==> flow/design.v <==
module b2 (
    input  logic clk, 
    input  logic rst,
    input  logic req_2,
    output logic ack_2, 
    input  logic [23:0] point_out_a,  
    input  logic [23:0] point_out_b, 
    input  logic [23:0] rgb,
    output logic [7:0]  rdata,
    output logic [7:0]  gdata,
    output logic [7:0]  bdata,
    output logic [15:0] waddr,
    output logic we
); 
    typedef enum {Wait, Initiate_b,Axis_b, Calc_x_b, Calc_z_b, Wait_x_b, Wait_z_b, Calc_Addr, Wait_To_Write, Write_RGB, End} fsm_t;
    fsm_t state, next_state;
    reg [15:0] next_waddr;
    reg [7:0]  next_rdata, next_gdata, next_bdata;
	logic [7:0] dx, next_dx;
	logic [7:0] dz, next_dz;
	logic [7:0] x1, next_x1;
	logic [7:0] z1, next_z1;
	logic [7:0] xs, next_xs;
	logic [7:0] zs, next_zs;
	logic [8:0] p2, next_p2, i_p2;
    logic axis, next_axis;
    always_ff @(posedge clk) begin
        if ( rst == 1'b0 ) begin
            state   <= Wait;
            waddr   <= 0;
            rdata   <= 0;
            gdata   <= 0;
            bdata   <= 0;
            dx      <= 0;
            dz      <= 0;
            x1      <= 0;
            z1      <= 0;
            xs      <= 0;
            zs      <= 0;
            p2      <= 0;
            axis    <= 0;
        end
        else begin
            rdata  <= next_rdata;
            gdata  <= next_gdata;
            bdata  <= next_bdata;
            waddr   <= next_waddr;
            state   <= next_state;
            dx      <= next_dx;
            dz      <= next_dz;
            x1      <= next_x1;
            z1      <= next_z1;
            xs      <= next_xs;
            zs      <= next_zs;
            p2      <= next_p2;
            axis    <= next_axis;
        end
    end
    always_comb begin
    	next_state   = state;
    	next_waddr   = waddr;	
    	next_rdata   = rdata;
    	next_gdata   = gdata;
    	next_bdata   = bdata;
      next_dx      = dx;
      next_dz      = dz;
      next_x1      = x1;
      next_z1      = z1;
      next_xs      = xs;
      next_zs      = zs;
      next_p2      = p2;
      next_axis    = axis;
		ack_2        = 1'b0;
    	we 		    = 1'b0;
		i_p2			 = 1'b0;
        case (state)
            Wait:
                if ( req_2 == 1'b1 ) begin
                    next_state = Initiate_b;
                end
            Initiate_b: begin
                ack_2      = 1'b1; 
				next_state = Calc_Addr;
                next_dx = (point_out_a[23:16]<point_out_b[23:16])? (point_out_b[23:16]-point_out_a[23:16])     : (point_out_a[23:16]-point_out_b[23:16]);
                next_dz = (point_out_a[7:0]<point_out_b[7:0])?     (point_out_b[7:0]-point_out_a[7:0])     : (point_out_a[7:0]-point_out_b[7:0]);
                next_xs = (point_out_a[23:16]<point_out_b[23:16])? 1 : -1;
                next_zs = (point_out_a[7:0]  <point_out_b[7:0])?   1 : -1;
                next_x1 = point_out_a[23:16];
                next_z1 = point_out_a[7:0];
                next_state = Axis_b;
            end
            Axis_b : begin
                ack_2 = 1'b1;
                if( dx >= dz) begin 
				    next_p2 = 2*dz - dx;
				    next_state = Calc_Addr;
			    end
                else begin
                    next_p2 = 2*dx - dz;
                    next_state = Calc_Addr;
                end
            end
            Calc_x_b : begin
                ack_2 = 1'b1;
                next_axis = 1'b1; 
                next_x1 = x1 + xs;
			    if(p2[8] == 1'b0) begin
			    	next_z1 = z1 + zs;
			    	i_p2 = - 2 * dx;
			    end
			    else begin
				    i_p2 = 0;
			    end
                next_p2 = p2 + i_p2 + 2 * dz;
                next_state = Calc_Addr;
            end
            Calc_z_b : begin
                ack_2 = 1'b1;
                next_axis = 1'b0;
                next_z1 = z1 + zs;
			    if(p2[8] == 1'b0) begin
				    next_x1 = x1 + xs;
				    i_p2 = - 2 * dz;
			    end 
			    else begin
				    i_p2 = 0;
			    end
			    next_p2 = p2 + i_p2 + 2 * dx;
                next_state = Calc_Addr;
            end
            Calc_Addr: begin
                ack_2              = 1'b1;	
                next_waddr[15:8]   = point_out_b[15:8];
       	        next_waddr[7:0]    = x1;
                next_state         = Wait_To_Write;
            end
            Wait_To_Write: begin
                ack_2 = 1'b1;
                next_rdata = ( rgb[23:16] < z1 )? 0 : (rgb[23:16]-z1);
                next_gdata = ( rgb[15:8] < z1 )? 0 : (rgb[15:8]-z1);
                next_bdata = ( rgb[7:0] < z1 )? 0 : (rgb[7:0]-z1);
                next_state = Write_RGB;
            end
            Write_RGB : begin
                ack_2        = 1'b1;
                we           = 1'b1;
                if(x1 == point_out_b[23:16]) begin
                    next_state = End;
                end  
                else if(axis == 1'b1) begin
                    next_state   = Calc_x_b;
                end
                else begin
                    next_state   = Calc_z_b;
                end
            end
            End: begin
               ack_2      = 1'b1;
               next_state = Wait; 
            end
            default: begin
            	we		   = 1'b0;
                ack_2      = 1'b0;
            	next_state = Wait;
            	end 
        endcase        
    end
endmodule 
* Tool chain data of b2
The steps from the RTL of b2 to its reports follow in flow order. Line numbers count from 1 in the design file above. The mark - stands for no value.
Inputs: top b2, clock clk, standard-cell library sky130hd, library corner tt_025C_1v80

* Word-level counts
Yosys after proc, flatten, opt, wreduce and memory -nomap, before mapping. Memory bits, and registers merged into a memory's read port (data or address), are not among the register bits. Print and check cells are not counted.
Operators by class: add/sub/neg operators 15, multiply operators 2, div/mod/pow operators 0, order comparisons 6, equal/unequal tests 12, shift operators 0, mux-type cells 24, bitwise operators 0, reductions and logical operators 8
Operators with widths (number):
- 31-bit by 8-bit multiplier with 8-bit output (first input constant) | 2
- 32-bit case mux with 6-bit select | 1
- 32-bit by 4-bit == test with 1-bit output (second input constant) | 3
- 8-bit 2-to-1 mux | 9
- 32-bit by 2-bit == test with 1-bit output (second input constant) | 2
- 32-bit by 3-bit == test with 1-bit output (second input constant) | 2
- 32-bit 2-to-1 mux | 2
- 8-bit subtractor | 7
- 8-bit case mux with 3-bit select | 2
- 9-bit 2-to-1 mux | 5
- 8-bit less-than comparator | 5
- 9-bit adder | 4
- 32-bit by 1-bit == test with 1-bit output (second input constant) | 1
- 32-bit zero test | 1
- 9-bit case mux with 3-bit select | 1
- 9-bit by 8-bit subtractor with 9-bit output | 2
- 8-bit adder | 2
- 8-bit greater-or-equal comparator | 1
- 8-bit == test | 1
- 8-bit OR reduction | 1
- 2-bit != test (second input constant) | 3
- 3-bit nonzero test | 2
- 2-bit AND reduction | 2
- 3-bit OR reduction | 1
- 3-bit 2-to-1 mux | 1
- 2-bit nonzero test | 1
- 1-bit case mux with 2-bit select | 1
- 1-bit 2-to-1 mux | 2
Word-level totals: register bits 130, latch bits 0, memory bits (writable) 0, memory bits (read-only) 0, word width x clocked read ports 0, memories kept 0, input port bits 75, output and inout bits 42, cells after elaboration 80

* Longest topological paths
Longest topological path by Yosys (ltp), each cell counted once; first at word level (registers and memories cut), then after technology mapping (sequential cells cut; the memories' decode and read muxes count).
Depth: word-level depth 6, ABC_AREA 0, mapped depth 19, gate-level depth less buffers 19

* Netlist
Source: synth_stat.txt of the flow (Yosys; design flattened, memories mapped). It holds for the ABC_AREA given above (unset counts as 0); a run with the other value may have another netlist. The area totals of this step are shown rounded.
Cell types:
- sky130_fd_sc_hd__dfxtp_1 | number 93, area in all 1.86E+03 um^2
- sky130_fd_sc_hd__ha_1 | number 130, area in all 1626.56 um^2
- sky130_fd_sc_hd__fa_1 | number 45, area in all 900.864 um^2
- sky130_fd_sc_hd__inv_1 | number 130, area in all 487.968 um^2
- sky130_fd_sc_hd__xnor2_1 | number 49, area in all 429.162 um^2
- sky130_fd_sc_hd__mux2i_1 | number 37, area in all 370.355 um^2
- sky130_fd_sc_hd__xor2_1 | number 41, area in all 359.094 um^2
- sky130_fd_sc_hd__a21oi_1 | number 52, area in all 260.25 um^2
- sky130_fd_sc_hd__nor2b_1 | number 40, area in all 250.24 um^2
- sky130_fd_sc_hd__a21o_1 | number 33, area in all 247.738 um^2
- sky130_fd_sc_hd__a22o_1 | number 24, area in all 210.202 um^2
- sky130_fd_sc_hd__o211a_1 | number 21, area in all 210.202 um^2
- sky130_fd_sc_hd__nor2_1 | number 42, area in all 157.651 um^2
- sky130_fd_sc_hd__nand2_1 | number 40, area in all 150.144 um^2
- sky130_fd_sc_hd__o21ai_0 | number 27, area in all 135.13 um^2
- sky130_fd_sc_hd__o211ai_1 | number 17, area in all 127.622 um^2
- sky130_fd_sc_hd__o21bai_1 | number 14, area in all 105.101 um^2
- sky130_fd_sc_hd__clkbuf_1 | number 26, area in all 97.594 um^2
Not listed: further types 41, cells in them 132.
Synthesis totals: standard cells after synthesis 993, mapped area 9010 um^2, area of sequential cells 1860 um^2, flip-flops 93, buffer cells 29

* Worst setup path after synthesis
Source: OpenSTA report_checks on the synthesized netlist (no wires, ideal clock, input and output delay 20% of the period each), path of least setup slack; recovery checks are left aside. Register names are those of the netlist, which keeps one name where synthesis merged equal registers.
Path after synthesis: path kind register to register, from reg dx[2], to reg p2[8], clock period 8.9 ns, setup time 0.127 ns, time at the first pin 0.000 ns, arrival time 4.612 ns, required time 8.773 ns, path slack 4.161 ns, delay of the path 4.739 ns, stages 17, buffers on the path 0, synthesis period reached 4.739 ns
"delay of the path" = arrival - input delay + setup time. "stages": output pins that drive a net of the path, with the launching flip-flop's if there is one; two outputs of one cell count as two. "synthesis period reached" = period - worst setup slack (recovery checks aside). The figure is calculated, with input and output delays left at 20% of the set period. The rows between start and end are the longest chain of elaborated cells between them; the timing report does not say that the signal goes this way. Where chains are equally long, one stands for them. A line is the first line of the expression or statement that the cell stems from. Yosys adds cells for indexed reads and writes and turns some case tables into memories.
On the way, after synthesis: cells stage by stage sky130_fd_sc_hd__dfxtp_1 -> sky130_fd_sc_hd__fa_1 -> sky130_fd_sc_hd__fa_1 -> sky130_fd_sc_hd__inv_1 -> sky130_fd_sc_hd__fa_1 -> sky130_fd_sc_hd__inv_1 -> sky130_fd_sc_hd__fa_1 -> sky130_fd_sc_hd__ha_1 -> sky130_fd_sc_hd__xor2_1 -> sky130_fd_sc_hd__nor2_1 -> sky130_fd_sc_hd__fa_1 -> sky130_fd_sc_hd__ha_1 -> sky130_fd_sc_hd__a21oi_1 -> sky130_fd_sc_hd__xnor2_1 -> sky130_fd_sc_hd__xnor2_1 -> sky130_fd_sc_hd__and3_1 -> sky130_fd_sc_hd__or3_1, length of the longest elaborated chain 6, elaborated cells between the ends (all ways) 11, source lines of those cells 8, those cells by class add/sub (5); mul (1); compare (1); mux (4)
RTL lines, path after synthesis:
- from (decl) | RTL line 19 | logic [7:0] dx, next_dx;
- from (assign) | RTL line 34 | dx      <= 0;
- from (assign) | RTL line 49 | dx      <= next_dx;
- 31-bit by 8-bit multiplier with 8-bit output | RTL line 109 | i_p2 = - 2 * dx;
- 9-bit 2-to-1 mux | RTL line 107 | if(p2[8] == 1'b0) begin
- 9-bit 2-to-1 mux | RTL line 76 | case (state)
- 9-bit adder x2 | RTL line 114 | next_p2 = p2 + i_p2 + 2 * dz;
- 9-bit case mux with 3-bit select | RTL line 76
- to (assign) | RTL line 40 | p2      <= 0;
- to (assign) | RTL line 55 | p2      <= next_p2;
- to (decl) | RTL line 25 | logic [8:0] p2, next_p2, i_p2;

* Timing after layout
From the final timing report of run 1: the path of least setup slack in the routed layout; clock arrival at registers is part of the times.
Path after layout: path kind register to register, from reg dx[2], to reg p2[8], clock period 5.22 ns, setup time 0.12 ns, time at the first pin 0.34 ns, arrival time 5.21 ns, required time 5.45 ns, path slack 0.24 ns, stages 17, buffers on the path 0
The rows between start and end are the longest chain of elaborated cells between them; the timing report does not say that the signal goes this way. Where chains are equally long, one stands for them.
On the way, after layout: cells stage by stage sky130_fd_sc_hd__dfxtp_4 -> sky130_fd_sc_hd__fa_1 -> sky130_fd_sc_hd__fa_2 -> sky130_fd_sc_hd__inv_1 -> sky130_fd_sc_hd__fa_1 -> sky130_fd_sc_hd__inv_1 -> sky130_fd_sc_hd__fa_1 -> sky130_fd_sc_hd__ha_1 -> sky130_fd_sc_hd__xor2_1 -> sky130_fd_sc_hd__nor2_1 -> sky130_fd_sc_hd__fa_1 -> sky130_fd_sc_hd__ha_4 -> sky130_fd_sc_hd__a21oi_2 -> sky130_fd_sc_hd__xnor2_1 -> sky130_fd_sc_hd__xnor2_1 -> sky130_fd_sc_hd__and3_1 -> sky130_fd_sc_hd__or3_1, length of the longest elaborated chain 6, elaborated cells between the ends (all ways) 11, source lines of those cells 8, those cells by class add/sub (5); mul (1); compare (1); mux (4)
RTL lines, path after layout:
- from (decl) | RTL line 19 | logic [7:0] dx, next_dx;
- from (assign) | RTL line 34 | dx      <= 0;
- from (assign) | RTL line 49 | dx      <= next_dx;
- 31-bit by 8-bit multiplier with 8-bit output | RTL line 109 | i_p2 = - 2 * dx;
- 9-bit 2-to-1 mux | RTL line 107 | if(p2[8] == 1'b0) begin
- 9-bit 2-to-1 mux | RTL line 76 | case (state)
- 9-bit adder x2 | RTL line 114 | next_p2 = p2 + i_p2 + 2 * dz;
- 9-bit case mux with 3-bit select | RTL line 76
- to (assign) | RTL line 40 | p2      <= 0;
- to (assign) | RTL line 55 | p2      <= next_p2;
- to (decl) | RTL line 25 | logic [8:0] p2, next_p2, i_p2;

FLOW RESULTS
============

Top module b2; platform sky130hd; tools Yosys and OpenROAD; 2 stored runs in no particular order. Input and output delays are each 20% of the period that was set; the output load is 0.01 pF.
"clock period reached" = clock period - worst setup slack. The figure is calculated, with input and output delays left at 20% of the set period.
"time used up by the worst setup path": the worst setup path's part of the clock period (all of it between registers, 20% less for each end at a port) less its slack. A launch clock that arrives late makes it longer, a capture clock that arrives late makes it shorter.
"power consumption" is the tool's figure for a default switching activity; nothing was simulated.
Results are given in rounded form.

[run 1] flow files
==> flow/run.sh <==
#!/bin/bash
# the make line also repeats the synthesis and layout settings of config.mk as NAME=value (left out here)
make -C /OpenROAD-flow-scripts/flow DESIGN_CONFIG=/design/flow/config.mk WORK_HOME=/design/flow/orfs CLKGATE_MAP_FILE= finish
==> flow/config.mk <==
export PLATFORM = sky130hd
export DESIGN_NAME = b2
export DESIGN_NICKNAME = b2
export VERILOG_FILES = /design/flow/design.v
export SDC_FILE = /design/flow/constraint.sdc
export NUM_CORES = 4
export LEC_CHECK = 0
export CAP_MARGIN = 20
export CORE_ASPECT_RATIO = 1.18
export CORE_MARGIN = 2
export CORE_UTILIZATION = 54
export CTS_CLUSTER_SIZE = 43
export GPL_TIMING_DRIVEN = 0
export MAX_ROUTING_LAYER = met4
export PLACE_DENSITY_LB_ADDON = 0.28
export SLEW_MARGIN = 20
export TNS_END_PERCENT = 75
==> flow/constraint.sdc <==
create_clock -name core_clock -period 5.22 [get_ports {clk}]
set_input_delay 1.0440 -clock core_clock [delete_from_list [all_inputs] [get_ports {clk}]]
set_output_delay 1.0440 -clock core_clock [all_outputs]
set_load 0.01 [all_outputs]

[run 1] result: clock period reached 4.983 ns; worst setup slack after layout 0.237 ns; setup total negative slack 0.000 ns; post-synthesis cell area 9010 um^2; utilization after routing 0.652; die outline area 17700 um^2; standard-cell area after layout 10700 um^2; time used up by the worst setup path 4.98 ns; worst setup path type register to register; power consumption 2620 uW; worst hold slack 0.454 ns

[run 2] flow files
==> flow/run.sh <==
#!/bin/bash
# the make line also repeats the synthesis and layout settings of config.mk as NAME=value (left out here)
make -C /OpenROAD-flow-scripts/flow DESIGN_CONFIG=/design/flow/config.mk WORK_HOME=/design/flow/orfs CLKGATE_MAP_FILE= finish
==> flow/config.mk <==
export PLATFORM = sky130hd
export DESIGN_NAME = b2
export DESIGN_NICKNAME = b2
export VERILOG_FILES = /design/flow/design.v
export SDC_FILE = /design/flow/constraint.sdc
export NUM_CORES = 4
export LEC_CHECK = 0
export ABC_AREA = 1
export CAP_MARGIN = 20
export CELL_PAD_IN_SITES_GLOBAL_PLACEMENT = 1
export CORE_ASPECT_RATIO = 1.56
export CORE_MARGIN = 5
export CORE_UTILIZATION = 50
export GPL_ROUTABILITY_DRIVEN = 0
export GPL_TIMING_DRIVEN = 0
export PLACE_DENSITY_LB_ADDON = 0.17
export SETUP_SLACK_MARGIN = 0.91
export SLEW_MARGIN = 20
==> flow/constraint.sdc <==
create_clock -name core_clock -period 8.06 [get_ports {clk}]
set_input_delay 1.6120 -clock core_clock [delete_from_list [all_inputs] [get_ports {clk}]]
set_output_delay 1.6120 -clock core_clock [all_outputs]
set_load 0.01 [all_outputs]

[run 2] result: clock period reached 5.259 ns; worst setup slack after layout 2.80 ns; setup total negative slack 0.000 ns; post-synthesis cell area 9440 um^2; utilization after routing 0.599; die outline area 21800 um^2; standard-cell area after layout 11100 um^2; time used up by the worst setup path 5.26 ns; worst setup path type register to register; power consumption 1730 uW; worst hold slack 0.427 ns
